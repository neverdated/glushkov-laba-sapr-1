==> flow/design.v <==
module random_accsess_memory
#( parameter MEM_SIZE = 6, parameter DATA_W = 10 )
(
	input clock,
	input write,
	input [ DATA_W-1 : 0 ] datain,
	input [ $clog2(MEM_SIZE) - 1 : 0] addr_w,
	input read,
	input [ $clog2(MEM_SIZE) - 1 : 0] addr_r,
	output reg [ DATA_W-1 : 0 ] dataout
);
	reg [MEM_SIZE*DATA_W-1:0] mem_unit;
	integer i;
	always @(posedge clock)
	begin
		if(read)
			for( i = 0; i < MEM_SIZE; i = i + 1 )
				if( addr_r == i )
					dataout <= mem_unit[ (i+1)*DATA_W - 1 -: DATA_W ];
		if(write)
			for (i = 0; i < MEM_SIZE; i = i + 1)
				if (addr_w == i)
					mem_unit[ (i+1)*DATA_W - 1 -: DATA_W ] <= datain;
	end
endmodule
## From RTL to reports: random_accsess_memory

The steps from the RTL of random_accsess_memory to its reports follow in flow order.
Lines are those of the file above, counted from 1.
Operators carry their Yosys type and port widths (W data, S select, Z words).
The mark - stands for no value.

| inputs | value |
|---|---|
| design top | random_accsess_memory |
| clock input | clock |
| cell library | sky130hd |
| library corner | tt_025C_1v80 |

## Word level

Yosys after proc, flatten, opt, wreduce and memory -nomap, before mapping. Memory bits, and registers merged into a memory's read port (data or address), are not among the register bits. Print and check cells are not counted. Equal cells are merged and count once.

| storage and ports | value |
|---|---|
| input port bits | 19 |
| flip-flop bits (word level) | 70 |

| cells by class | value |
|---|---|
| reductions and logical operators | 10 |
| mux-type cells | 6 |
| equal/unequal tests | 10 |

Operators by type and width:

| operator | number |
|---|---|
| $mux W10 | 6 |
| $reduce_and A2 Y1 | 7 |
| $eq A3 B2 Y1 const B | 4 |
| $eq A3 B3 Y1 const B | 4 |
| $eq A3 B1 Y1 const B | 2 |
| $logic_not A3 Y1 | 2 |
| $reduce_bool A6 Y1 | 1 |

## Depth

Yosys ltp: most cells in a row. Word level: on the elaborated netlist, between registers, memories and ports. Mapped: between sequential cells and ports; inverters and the memories' decode and read muxes count.

| depth | value |
|---|---|
| word-level depth | 7 |
| ABC_AREA | 1 |
| mapped depth | 9 |
| gate-level depth less buffers | 8 |

## Synthesis result

The flow's flattened synthesis, as Yosys stat reports it; memories are mapped. The netlist is that of the ABC_AREA named above (0 if unset); the other value can give another one.
The area totals of this step are shown rounded.

Cells by type:

| cell | number | total area (sq um) |
|---|---|---|
| sky130_fd_sc_hd__edfxtp_1 | 70 | 2.1E+03 |
| sky130_fd_sc_hd__nand2_1 | 94 | 352.838 |
| sky130_fd_sc_hd__nand3_1 | 21 | 105.101 |
| sky130_fd_sc_hd__inv_1 | 24 | 90.086 |
| sky130_fd_sc_hd__nand4_1 | 10 | 62.56 |
| sky130_fd_sc_hd__o21ai_1 | 8 | 40.038 |
| sky130_fd_sc_hd__buf_6 | 3 | 33.782 |
| sky130_fd_sc_hd__buf_2 | 4 | 20.019 |
| sky130_fd_sc_hd__nor2_1 | 5 | 18.768 |
| sky130_fd_sc_hd__nor3_4 | 1 | 16.266 |
| sky130_fd_sc_hd__inv_2 | 3 | 11.261 |
| sky130_fd_sc_hd__nor2_4 | 1 | 11.261 |
| sky130_fd_sc_hd__nand3_2 | 1 | 10.01 |
| sky130_fd_sc_hd__nor3_1 | 2 | 10.01 |
| sky130_fd_sc_hd__o21ai_0 | 2 | 10.01 |
| sky130_fd_sc_hd__a21boi_0 | 1 | 7.507 |
| sky130_fd_sc_hd__buf_4 | 1 | 7.507 |
| sky130_fd_sc_hd__nand2_2 | 1 | 6.256 |
| sky130_fd_sc_hd__clkbuf_1 | 1 | 3.754 |

| synthesis totals | value |
|---|---|
| buffers | 9 |
| mapped flip-flops | 70 |
| standard cells after synthesis | 253 |
| sequential area | 0.0021 sq mm |
| synthesis area | 0.0029 sq mm |

## Path before layout

Source: OpenSTA report_checks on the synthesized netlist (no wires, ideal clock, input and output delay 20% of the period each), path of least setup slack; recovery checks are left aside. Register names are those of the netlist, which keeps one name where synthesis merged equal registers.

| timing post-synthesis | value |
|---|---|
| path kind | input-to-reg |
| from | input port addr_w[1] |
| to | register mem_unit[40] |
| driving pins on the path | 3 |
| arrival | 1.244 ns |
| data required time | 1.610 ns |
| path slack | 0.366 ns |
| period | 2.0 ns |
| path delay | 1.234 ns |
| time at the first pin | 0.400 ns |
| external input delay | 0.400 ns |
| synthesis period reached | 1.634 ns |

"path delay" = arrival - input delay + setup time.
"driving pins on the path": output pins that drive a net of the path, with the launching flip-flop's if there is one; two outputs of one cell count as two.
"synthesis period reached" = period - worst setup slack (recovery checks aside). The figure is calculated, with input and output delays left at 20% of the set period.
Between the ends stands the longest chain of elaborated cells between them, by number of cells; it is not shown to be the way that was timed. Of several equally long chains one is given.
Each line given opens the expression or statement behind the cell; cells for indexed reads and writes are added by Yosys, which also makes memories of some case tables.

| between the ends, post-synthesis | value |
|---|---|
| cells stage by stage | sky130_fd_sc_hd__inv_1 > sky130_fd_sc_hd__nand2_1 > sky130_fd_sc_hd__nor3_1 |
| length of the longest elaborated chain | 2 |

Ends and longest elaborated chain, post-synthesis:

| item | RTL line | text |
|---|---|---|
| start, declared | 7 | `input [ $clog2(MEM_SIZE) - 1 : 0] addr_w,` |
| $eq A3 B3 Y1 | 22 | `if (addr_w == i)` |
| $reduce_and A2 Y1 | - |  |
| end, assigned | 23 | `mem_unit[ (i+1)*DATA_W - 1 -: DATA_W ] <= datain;` |
| end, declared | 12 | `reg [MEM_SIZE*DATA_W-1:0] mem_unit;` |

## Path in the finished layout

From the final timing report of stored run 1: the path of least setup slack in the routed layout; clock arrival at registers is part of the times.

| timing post-layout | value |
|---|---|
| path kind | input-to-reg |
| from | input port addr_r[2] |
| to | register dataout[9] |
| time at the first pin | 0.54 ns |
| driving pins on the path | 5 |
| path slack | 0.84 ns |
| data required time | 2.90 ns |
| arrival | 2.05 ns |
| period | 2.68 ns |
| external input delay | 0.54 ns |

Between the ends stands the longest chain of elaborated cells between them, by number of cells; it is not shown to be the way that was timed. Of several equally long chains one is given.
Ways into the end's enable are left out, as the timed path ends at the data pin.

| between the ends, post-layout | value |
|---|---|
| cells stage by stage | sky130_fd_sc_hd__clkdlybuf4s50_1 > sky130_fd_sc_hd__inv_4 > sky130_fd_sc_hd__nor3_4 > sky130_fd_sc_hd__nand2_1 > sky130_fd_sc_hd__nand2_1 |
| length of the longest elaborated chain | 7 |

Ends and longest elaborated chain, post-layout:

| item | RTL line | text |
|---|---|---|
| start, declared | 9 | `input [ $clog2(MEM_SIZE) - 1 : 0] addr_r,` |
| $logic_not A3 Y1 | 18 | `if( addr_r == i )` |
| $mux W10 x6 | 18 |  |
| end, assigned | 19 | `dataout <= mem_unit[ (i+1)*DATA_W - 1 -: DATA_W ];` |
| end, declared | 10 | `output reg [ DATA_W-1 : 0 ] dataout` |

Lab notebook: random_accsess_memory

Measured data: module random_accsess_memory, platform sky130hd, 2 stored runs of the flow under differing settings, order arbitrary. Input and output delays are each 20% of the period that was set; the output load is 0.01 pF.
By "clock period achieved" is meant the clock period of the run minus its worst setup slack. This is arithmetic on one report: input and output delays are still those of the set period (20% each).
By "critical setup path time" is meant the share of the clock period that the worst setup path is allowed (20% is reserved at inputs, 20% at outputs), minus its slack. Clock arrival times at its registers enter into it.
"power" rests on the timing tool's default activity at the inputs, not on a simulated workload.
The measured numbers are rounded.

#### Stored run 1

| setting | value |
|---|---|
| period_ns | `2.68` |
| CORE_UTILIZATION | `29` |
| SETUP_SLACK_MARGIN | `0.73` |
| PLACE_DENSITY_LB_ADDON | `0.22` |
| ABC_AREA | `1` |
| CTS_CLUSTER_SIZE | `78` |
| CAP_MARGIN | `20` |
| SLEW_MARGIN | `20` |
| MIN_ROUTING_LAYER | `met2` |
| CORE_MARGIN | `2` |

| result | value |
|---|---|
| Yosys chip area after synthesis | 0.0029 sq mm |
| total die area | 0.011 sq mm |
| standard-cell area of the final layout | 0.0036 sq mm |
| post-route utilization | 37 % |
| worst setup slack after layout | 0.84 ns |
| setup TNS | 0.000 ns |
| worst hold slack | 0.52 ns |
| power | 0.0024 W |
| clock period achieved | 1.835 ns |
| critical setup path time | 1.30 ns |
| critical path kind | input-to-reg |

#### Stored run 2

| setting | value |
|---|---|
| period_ns | `1.45` |
| CORE_UTILIZATION | `54` |
| SETUP_SLACK_MARGIN | `0.08` |
| PLACE_DENSITY | `0.9` |
| CELL_PAD_IN_SITES_GLOBAL_PLACEMENT | `1` |
| CELL_PAD_IN_SITES_DETAIL_PLACEMENT | `2` |
| CTS_CLUSTER_SIZE | `44` |
| CTS_CLUSTER_DIAMETER | `214` |
| CAP_MARGIN | `20` |
| CORE_MARGIN | `2` |
| SLEW_MARGIN | `20` |

Did not finish, placement stopped with DPL-0033.
